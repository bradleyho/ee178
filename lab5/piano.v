==> flow/design.v <==
`timescale 1 ns / 1 ps 
module piano(
    input wire clk,
    input wire hush,
    input wire [3:0] note,
    output wire speaker
    );
    localparam N = 17;
    reg [N-1:0] counter;
    reg [N-1:0] val;
    reg clkout;
    initial
    begin
        counter = 17'b00000000000000000;
        clkout = 1'b0;
    end
    always @ (posedge clk)  
    begin 
        case(note)
            4'h0: val = 17'b11011101111100011;  
            4'h1: val = 17'b11010001011110100;  
            4'h2: val = 17'b11000101101110101;  
            4'h3: val = 17'b10111010101000011;  
            4'h4: val = 17'b10110000001010000;  
            4'h5: val = 17'b10100110010001010;  
            4'h6: val = 17'b10011100111100000;  
            4'h7: val = 17'b10010100001000010;  
            4'h8: val = 17'b10001011110100001;  
            4'h9: val = 17'b10000011111110000;  
            4'ha: val = 17'b01111100100011111;  
            4'hb: val = 17'b01110101100100100;  
            4'hc: val = 17'b01101110111110001;  
            4'hd: val = 17'b01101000101111100;  
            4'he: val = 17'b01100010110111010;  
            4'hf: val = 17'b01011101010100001;  
        endcase
    end
    always @ (posedge clk)  
    begin
        counter = counter + 1;
        if((counter == val) && (!hush)) 
        begin
            clkout = ~clkout;
            counter = 0;
        end
    end
    assign speaker = clkout;
endmodule
# ---- From RTL to reports: piano
# The steps from the RTL of piano to its reports follow in flow order.
# Line numbers count from 1 in the design file above.
# Operators carry their Yosys type and port widths (W data, S select, Z words).
# The mark n/a stands for no value.
dict set report inputs {
  top {piano}
  clock_port {clk}
  lib {sky130hd}
  corner {tt_025C_1v80}
}

# ---- Word-level counts
# Yosys after proc, flatten, opt, wreduce and memory -nomap, before mapping. Enables and synchronous resets that opt folds into registers are not counted as muxes. Memory bits, and registers merged into a memory's read port (data or address), are not among the register bits. Print and check cells are not counted. Equal cells are merged and count once.
# Yosys's memory passes give these memory sizes; they may raise the number of words (mostly to a power of two), join words into wider ones and drop unused or constant bits.
dict set report op_classes {
  add_sub_neg 1
  eq_ne 1
  reduce_logical 2
  n_logic 1
}
# op n
set op_table {}
lappend op_table {{$add A17 B1 Y17 const B} 1}
lappend op_table {{$eq A17 B17 Y1} 1}
lappend op_table {{$logic_and A1 B1 Y1} 1}
lappend op_table {{$not A1 Y1} 1}
lappend op_table {{$logic_not A1 Y1} 1}
dict set report word_totals {
  output_inout_bits 1
  mem_count 1
  clocked_rd_ports_x_width 17
  romBits 272
  register_bits 18
  word_cells 8
  input_bits 6
}
# memory words width rd wr line
set mem_list {}
lappend mem_list {{(no name shown)} 16 17 1 0 19} ;# case(note)

# ---- Depth
# Depth = most cells in a row (Yosys ltp): at word level without a register or memory, in the mapped netlist without a sequential cell, where the memories' decode and read muxes count.
dict set report logic_depth {
  ltp_word 3
  abc_area 0
  depth_mapped 10
  mapped_depth_nobuf 7
}

# ---- Synthesis result
# The flow's flattened synthesis, as Yosys stat reports it; memories are mapped. The netlist is that of the ABC_AREA named above (0 if unset); the other value can give another one.
# Totals and module areas in this step are rounded.
dict set report synth_totals {
  sequential_area_um2 710
  synth_area_um2 2100
  mapped_cells 234
  buf_cells 18
  ffs 35
}
# cell n area_total_um2
set types {}
lappend types {sky130_fd_sc_hd__dfxtp_1 34 680.653}
lappend types {sky130_fd_sc_hd__xnor2_1 19 166.41}
lappend types {sky130_fd_sc_hd__a21oi_1 26 130.125}
lappend types {sky130_fd_sc_hd__ha_1 9 112.608}
lappend types {sky130_fd_sc_hd__xor2_1 11 96.342}
lappend types {sky130_fd_sc_hd__o21ai_0 13 65.062}
lappend types {sky130_fd_sc_hd__mux2i_1 5 50.048}
lappend types {sky130_fd_sc_hd__nand2_1 12 45.043}
lappend types {sky130_fd_sc_hd__nand3_1 9 45.043}
lappend types {sky130_fd_sc_hd__xnor3_1 2 45.043}
lappend types {sky130_fd_sc_hd__nor2_1 11 41.29}
lappend types {sky130_fd_sc_hd__clkbuf_1 10 37.536}
lappend types {sky130_fd_sc_hd__nand4_1 5 31.28}
lappend types {sky130_fd_sc_hd__edfxtp_1 1 30.029}
lappend types {sky130_fd_sc_hd__inv_1 8 30.029}
lappend types {sky130_fd_sc_hd__a2111oi_4 1 27.526}
lappend types {sky130_fd_sc_hd__a31oi_1 4 25.024}
lappend types {sky130_fd_sc_hd__and3_1 4 25.024}
# Other cell types: 30; their cells: 50.

# ---- Path before layout
# OpenSTA on the mapped netlist: ideal clock, no wires. The path of least setup slack (recovery checks aside). Input and output delay are each 20% of the period. Register names are those of the netlist, which keeps one name where synthesis merged equal registers.
dict set report synth_timing {
  path_kind {register to register}
  start {reg counter[1]}
  end {reg clkout}
  path_stages 9
  path_buffers 1
  required_time_ns 3.338
  arrival_ns 2.183
  setup_time_ns 0.292
  slack_ns 1.154
  clock_period_ns 3.63
  launch_ns 0.000
  delay_ns 2.475
  period_less_setup_slack_ns 2.476
}
# "delay_ns" is the arrival time less input delay plus setup time.
# "path_stages" counts driving pins, that of a launching flip-flop among them; a cell with two outputs on the path counts twice.
# "period_less_setup_slack_ns" is the clock period less the worst setup slack; recovery checks do not enter. This is arithmetic on one report: input and output delays are still those of the set period (20% each).
# The rows between start and end are the longest chain of elaborated cells between them; the timing report does not say that the signal goes this way. Where chains are equally long, one stands for them.
# A line is the first line of the expression or statement that the cell stems from. Yosys adds cells for indexed reads and writes and turns some case tables into memories.
dict set report synth_between {
  cell_sequence {sky130_fd_sc_hd__dfxtp_1 -> sky130_fd_sc_hd__ha_1 -> sky130_fd_sc_hd__nand4_1 -> sky130_fd_sc_hd__nor3_2 -> sky130_fd_sc_hd__o221ai_1 -> sky130_fd_sc_hd__a2111oi_4 -> sky130_fd_sc_hd__and4_1 -> sky130_fd_sc_hd__buf_6 -> sky130_fd_sc_hd__and2_1}
  elab_chain_len 3
  cells_between 3
  cone_lines 2
  classes_between {add/sub (1); eq/ne (1); reduce/logical (1)}
}
# item line
set synth_rtl {}
lappend synth_rtl {{from (decl)} 9} ;# reg [N-1:0] counter;
lappend synth_rtl {{from (assign)} 40} ;# counter = counter + 1;
lappend synth_rtl {{from (assign)} 44} ;# counter = 0;
lappend synth_rtl {{$add A17 B1 Y17} 40}
lappend synth_rtl {{$eq A17 B17 Y1} 41} ;# if((counter == val) && (!hush))
lappend synth_rtl {{$logic_and A1 B1 Y1} 41}
lappend synth_rtl {{to (assign)} 43} ;# clkout = ~clkout;
lappend synth_rtl {{to (decl)} 11} ;# reg clkout;

# ---- Worst path after layout
# Path of least setup slack in the final report of run 1 (OpenROAD, finished layout, wires in). Where an end is a register, its clock arrival counts in the times.
dict set report layout_timing {
  path_kind {register to register}
  start {reg counter[0]}
  end {reg clkout}
  path_stages 8
  clock_period_ns 4.53
  launch_ns 0.28
  arrival_ns 3.28
  required_time_ns 4.52
  slack_ns 1.23
  path_buffers 0
  setup_time_ns 0.28
}
# The rows between start and end are the longest chain of elaborated cells between them; the timing report does not say that the signal goes this way. Where chains are equally long, one stands for them.
dict set report layout_between {
  cell_sequence {sky130_fd_sc_hd__dfxtp_1 -> sky130_fd_sc_hd__ha_1 -> sky130_fd_sc_hd__nand4_1 -> sky130_fd_sc_hd__nor3_2 -> sky130_fd_sc_hd__o221ai_1 -> sky130_fd_sc_hd__a2111oi_4 -> sky130_fd_sc_hd__and4_1 -> sky130_fd_sc_hd__and2_1}
  elab_chain_len 3
  cells_between 3
  cone_lines 2
  classes_between {add/sub (1); eq/ne (1); reduce/logical (1)}
}
# item line
set layout_rtl {}
lappend layout_rtl {{from (decl)} 9} ;# reg [N-1:0] counter;
lappend layout_rtl {{from (assign)} 40} ;# counter = counter + 1;
lappend layout_rtl {{from (assign)} 44} ;# counter = 0;
lappend layout_rtl {{$add A17 B1 Y17} 40}
lappend layout_rtl {{$eq A17 B17 Y1} 41} ;# if((counter == val) && (!hush))
lappend layout_rtl {{$logic_and A1 B1 Y1} 41}
lappend layout_rtl {{to (assign)} 43} ;# clkout = ~clkout;
lappend layout_rtl {{to (decl)} 11} ;# reg clkout;

; 2 stored runs of piano in the flow (synthesis by Yosys, layout by OpenROAD, sky130hd cells), in arbitrary order. Constraints: input delay and output delay 20% of the set period each, output load 0.01 pF.
; "timing.achieved_period_ns" = clock period - worst setup slack. The figure is calculated, with input and output delays left at 20% of the set period.
; "total_power_mw": no workload was simulated; the value follows from the tool's default switching activity.
; The measured numbers are rounded.

[run 1: settings]
period_ns = 4.53
CORE_UTILIZATION = 16
SETUP_SLACK_MARGIN = 0.26
PLACE_DENSITY = 0.61
HOLD_SLACK_MARGIN = -0.02
CORE_MARGIN = 9
CTS_CLUSTER_SIZE = 59
CTS_CLUSTER_DIAMETER = 260
CAP_MARGIN = 10
MAX_ROUTING_LAYER = met5
SLEW_MARGIN = 20
[run 1: results]
setup_worst_slack_ns = 1.2
die_um2 = 17000
timing.achieved_period_ns = 3.295
final_hold_ws_ns = 0.55
ys_area_um2 = 2100
total_power_mw = 0.81
finish.stdcell_area_um2 = 2400

[run 2: settings]
period_ns = 4.69
CORE_UTILIZATION = 58
PLACE_DENSITY = 0.64
HOLD_SLACK_MARGIN = -0.03
ABC_AREA = 0
GPL_ROUTABILITY_DRIVEN = 1
CTS_CLUSTER_DIAMETER = 51
SLEW_MARGIN = 5
CAP_MARGIN = 20
CORE_MARGIN = 2
[run 2: results]
setup_worst_slack_ns = 1.4
die_um2 = 4100
timing.achieved_period_ns = 3.247
final_hold_ws_ns = 0.55
ys_area_um2 = 2100
total_power_mw = 0.63
finish.stdcell_area_um2 = 2200
