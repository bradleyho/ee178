==> flow/design.v <==
module disp_mux(
	   input wire clk, reset,
	   input [3:0] in0, in1, in2, in3,
	   output reg [3:0] an,
	   output reg [6:0] sseg,
	   output wire dp
	   );
    assign dp = 1'b1;  
	localparam N = 18;
	reg [N-1:0] regN = 0;
	always@(posedge clk)
	begin
		regN = regN + 1;
	end
	always@ *
	begin
        case(regN[N-1:N-2]) 
            2'b00: begin
                case(in0)
                    4'h0: sseg[6:0] = 7'b0000001;
                    4'h1: sseg[6:0] = 7'b1001111;
                    4'h2: sseg[6:0] = 7'b0010010;
                    4'h3: sseg[6:0] = 7'b0000110;
                    4'h4: sseg[6:0] = 7'b1001100;
                    4'h5: sseg[6:0] = 7'b0100100;
                    4'h6: sseg[6:0] = 7'b0100000;
                    4'h7: sseg[6:0] = 7'b0001111;
                    4'h8: sseg[6:0] = 7'b0000000;
                    4'h9: sseg[6:0] = 7'b0000100;
                    4'ha: sseg[6:0] = 7'b0001000;
                    4'hb: sseg[6:0] = 7'b1100000;
                    4'hc: sseg[6:0] = 7'b0110001;
                    4'hd: sseg[6:0] = 7'b1000010;
                    4'he: sseg[6:0] = 7'b0110000;
                    default: sseg[6:0] = 7'b0111000;   
                endcase
            end
			2'b01: begin
                case(in1)
                    4'h0: sseg[6:0] = 7'b0000001;
                    4'h1: sseg[6:0] = 7'b1001111;
                    4'h2: sseg[6:0] = 7'b0010010;
                    4'h3: sseg[6:0] = 7'b0000110;
                    4'h4: sseg[6:0] = 7'b1001100;
                    4'h5: sseg[6:0] = 7'b0100100;
                    4'h6: sseg[6:0] = 7'b0100000;
                    4'h7: sseg[6:0] = 7'b0001111;
                    4'h8: sseg[6:0] = 7'b0000000;
                    4'h9: sseg[6:0] = 7'b0000100;
                    4'ha: sseg[6:0] = 7'b0001000;
                    4'hb: sseg[6:0] = 7'b1100000;
                    4'hc: sseg[6:0] = 7'b0110001;
                    4'hd: sseg[6:0] = 7'b1000010;
                    4'he: sseg[6:0] = 7'b0110000;
                    default: sseg[6:0] = 7'b0111000;   
                endcase
            end
            2'b10: begin
                case(in2)
                    4'h0: sseg[6:0] = 7'b0000001;
                    4'h1: sseg[6:0] = 7'b1001111;
                    4'h2: sseg[6:0] = 7'b0010010;
                    4'h3: sseg[6:0] = 7'b0000110;
                    4'h4: sseg[6:0] = 7'b1001100;
                    4'h5: sseg[6:0] = 7'b0100100;
                    4'h6: sseg[6:0] = 7'b0100000;
                    4'h7: sseg[6:0] = 7'b0001111;
                    4'h8: sseg[6:0] = 7'b0000000;
                    4'h9: sseg[6:0] = 7'b0000100;
                    4'ha: sseg[6:0] = 7'b0001000;
                    4'hb: sseg[6:0] = 7'b1100000;
                    4'hc: sseg[6:0] = 7'b0110001;
                    4'hd: sseg[6:0] = 7'b1000010;
                    4'he: sseg[6:0] = 7'b0110000;
                    default: sseg[6:0] = 7'b0111000;   
                endcase
            end
            2'b11: begin
                case(in3)
                    4'h0: sseg[6:0] = 7'b0000001;
                    4'h1: sseg[6:0] = 7'b1001111;
                    4'h2: sseg[6:0] = 7'b0010010;
                    4'h3: sseg[6:0] = 7'b0000110;
                    4'h4: sseg[6:0] = 7'b1001100;
                    4'h5: sseg[6:0] = 7'b0100100;
                    4'h6: sseg[6:0] = 7'b0100000;
                    4'h7: sseg[6:0] = 7'b0001111;
                    4'h8: sseg[6:0] = 7'b0000000;
                    4'h9: sseg[6:0] = 7'b0000100;
                    4'ha: sseg[6:0] = 7'b0001000;
                    4'hb: sseg[6:0] = 7'b1100000;
                    4'hc: sseg[6:0] = 7'b0110001;
                    4'hd: sseg[6:0] = 7'b1000010;
                    4'he: sseg[6:0] = 7'b0110000;
                    default: sseg[6:0] = 7'b0111000;   
                endcase
            end
        endcase
    end
	always@ *
	begin
        case(regN[N-1:N-2])
            2'b00: begin
                an = 4'b1110;
            end
            2'b01: begin
                an = 4'b1101;
            end
            2'b10: begin
                an = 4'b1011;
            end
            2'b11: begin
                an = 4'b0111;
            end
            default: an = 4'b1111;
        endcase
    end
endmodule
# Tool chain data of disp_mux
# Tool output for the design above, in the order of the flow.
# Lines are those of the file above, counted from 1.
# Operators carry their Yosys type and port widths (W data, S select, Z words).
# Library cell names are shortened.
# A cell with n/a has no value.
# design
design	disp_mux
clk_port	clk
library	sky130hd
lib_corner	tt_025C_1v80

# After elaboration
# Yosys after proc, flatten, opt, wreduce and memory -nomap, before mapping. Enables and synchronous resets that opt folds into registers are not counted as muxes. Memory bits, and registers merged into a memory's read port (data or address), are not among the register bits. Print and check cells are not counted. Equal cells are merged and count once.
# Yosys's memory passes give these memory sizes; they may raise the number of words (mostly to a power of two), join words into wider ones and drop unused or constant bits.
# word_totals
reg_bits	18
output_inout_bits	12
elab_cells	12
n_memories	4
romBits	448
# mem_list
name	words	width	read_ports	write_ports	line_no	text
(name not given)	16	7	1	0	19	case(in0)
(name not given)	16	7	1	0	39	case(in1)
(name not given)	16	7	1	0	59	case(in2)
(name not given)	16	7	1	0	79	case(in3)
# op_classes
equal	3
mux	2
addsub	1
reduce_logical	1
# op_table
cell	n
$pmux W7 S4	1
$add A18 B1 Y18 const B	1
$pmux W4 S4	1
$eq A2 B2 Y1 const B	2
$eq A2 B1 Y1 const B	1
$logic_not A2 Y1	1

# Longest topological paths
# Depth = most cells in a row (Yosys ltp): at word level without a register or memory, in the mapped netlist without a sequential cell, where the memories' decode and read muxes count.
# logic_depth
ltp_word	2
ABC_AREA	0
ltp_mapped	6
ltp_nobuf	6

# Netlist
# Source: synth_stat.txt of the flow (Yosys; design flattened, memories mapped). It holds for the ABC_AREA given above (unset counts as 0); a run with the other value may have another netlist.
# Totals and module areas in this step are rounded.
# by_type
cell_type	n
dfxtp_1	18
ha_1	28
mux2i_1	10
mux4_2	4
xnor2_1	10
inv_1	16
nand2_1	16
mux4_1	2
xor2_1	6
nand2b_1	8
nor2_1	13
nand3_1	9
o21ai_0	9
a21oi_1	8
buf_4	5
o31ai_1	5
mux2_2	3
a311oi_1	3
# Not listed: further types 28, cells in them 45.
# mapped
cell_count	218
buf_cells	13
synth_area_um2	1900
ffs	18

# Timing after synthesis
# Path of least setup slack by OpenSTA after synthesis, without wires, with an ideal clock, recovery checks aside; 20% of the period is set as input and as output delay. Where synthesis merged equal registers, the netlist keeps one of their names.
# synth_timing
path_kind	input -> output
start	in in1[1]
end	out sseg[1]
t_first_pin_ns	0.402
in_delay_ns	0.402
delay_ns	1.171
path_slack_ns	0.035
stages	6
t_arrival_ns	1.573
tclk_ns	2.01
period_less_setup_slack_ns	1.975
# "delay_ns" is the arrival time less input delay plus setup time.
# At an output port there is no setup time.
# "stages": output pins that drive a net of the path, with the launching flip-flop's if there is one; two outputs of one cell count as two.
# "period_less_setup_slack_ns" is the clock period less the worst setup slack; recovery checks do not enter. This is arithmetic on one report: input and output delays are still those of the set period (20% each).
# Between the ends stands the longest chain of elaborated cells between them, by number of cells; it is not shown to be the way that was timed. Of several equally long chains one is given.
# A line is the first line of the expression or statement that the cell stems from. Yosys adds cells for indexed reads and writes and turns some case tables into memories.
# A memory read counts as a cell of the chain, while the word-level depth stops at memories.
# synth_via
cell_sequence	inv_1 -> ha_1 -> mux2_1 -> nand2_1 -> o31ai_1 -> mux4_2
elab_chain_cells	2
# synth_rtl
element	line_no	text
start, declared	3	input [3:0] in0, in1, in2, in3,
$mem_v2 Z16 W7	39	case(in1)
$pmux W7 S4	17	case(regN[N-1:N-2])
end, declared	5	output reg [6:0] sseg,

# Worst path after layout
# From the final timing report of job 1: the path of least setup slack in the routed layout; clock arrival at registers is part of the times.
# layout_timing
path_kind	input -> output
start	in in1[0]
end	out sseg[1]
t_arrival_ns	1.72
tclk_ns	1.74
t_first_pin_ns	0.35
stages	8
in_delay_ns	0.35
path_slack_ns	-0.33
# Between the ends stands the longest chain of elaborated cells between them, by number of cells; it is not shown to be the way that was timed. Of several equally long chains one is given.
# A memory read counts as a cell of the chain, while the word-level depth stops at memories.
# layout_via
cell_sequence	buf_8 -> buf_6 -> ha_4 -> mux2_4 -> nand2_2 -> o31ai_1 -> mux4_2 -> buf_6
elab_chain_cells	2
# layout_rtl
element	line_no	text
start, declared	3	input [3:0] in0, in1, in2, in3,
$mem_v2 Z16 W7	39	case(in1)
$pmux W7 S4	17	case(regN[N-1:N-2])
end, declared	5	output reg [6:0] sseg,

# Module disp_mux, platform sky130hd: 2 stored runs of the flow (Yosys, OpenROAD) with differing settings, in no particular order. Input and output delays are each 20% of the period that was set; the output load is 0.01 pF.
# "achieved_period_ns" is the run's clock period less its worst setup slack. It is reckoned from that one timing run; input and output delays stay at 20% of the period that was set.
# "timing.worst_path_ns" is the time allowed to the run's worst setup path (the clock period less input and output delay, where it has them) less its slack. Clock arrival times count: a late capture clock shortens it, a late launch clock lengthens it.
# "totalPower_uw" is the tool's figure for a default switching activity; nothing was simulated.
# The results are shown rounded.
# Settings: - = not set for that run.
run	period_ns	CORE_UTILIZATION	PLACE_DENSITY	CORE_ASPECT_RATIO	CORE_MARGIN	GPL_ROUTABILITY_DRIVEN	CAP_MARGIN	SLEW_MARGIN	SETUP_SLACK_MARGIN	CELL_PAD_IN_SITES_GLOBAL_PLACEMENT	ABC_AREA	CTS_CLUSTER_DIAMETER	dieArea_um2	fin_hold_ws_ns	achieved_period_ns	totalPower_uw	yosys.chip_area_um2	timing.setup.ws_ns	timing.worst_path_ns	critical_path_type	util_frac
job 1	1.74	24	0.78	0.77	5	0	20	20	-	-	-	-	9800	0.41	2.070	1200	1900	-0.33	1.37	input -> output	0.42
job 2	1.77	41	0.72	1.43	7	1	20	0	0.17	0	0	178	6700	0.40	2.095	1200	1900	-0.32	1.39	input -> output	0.73
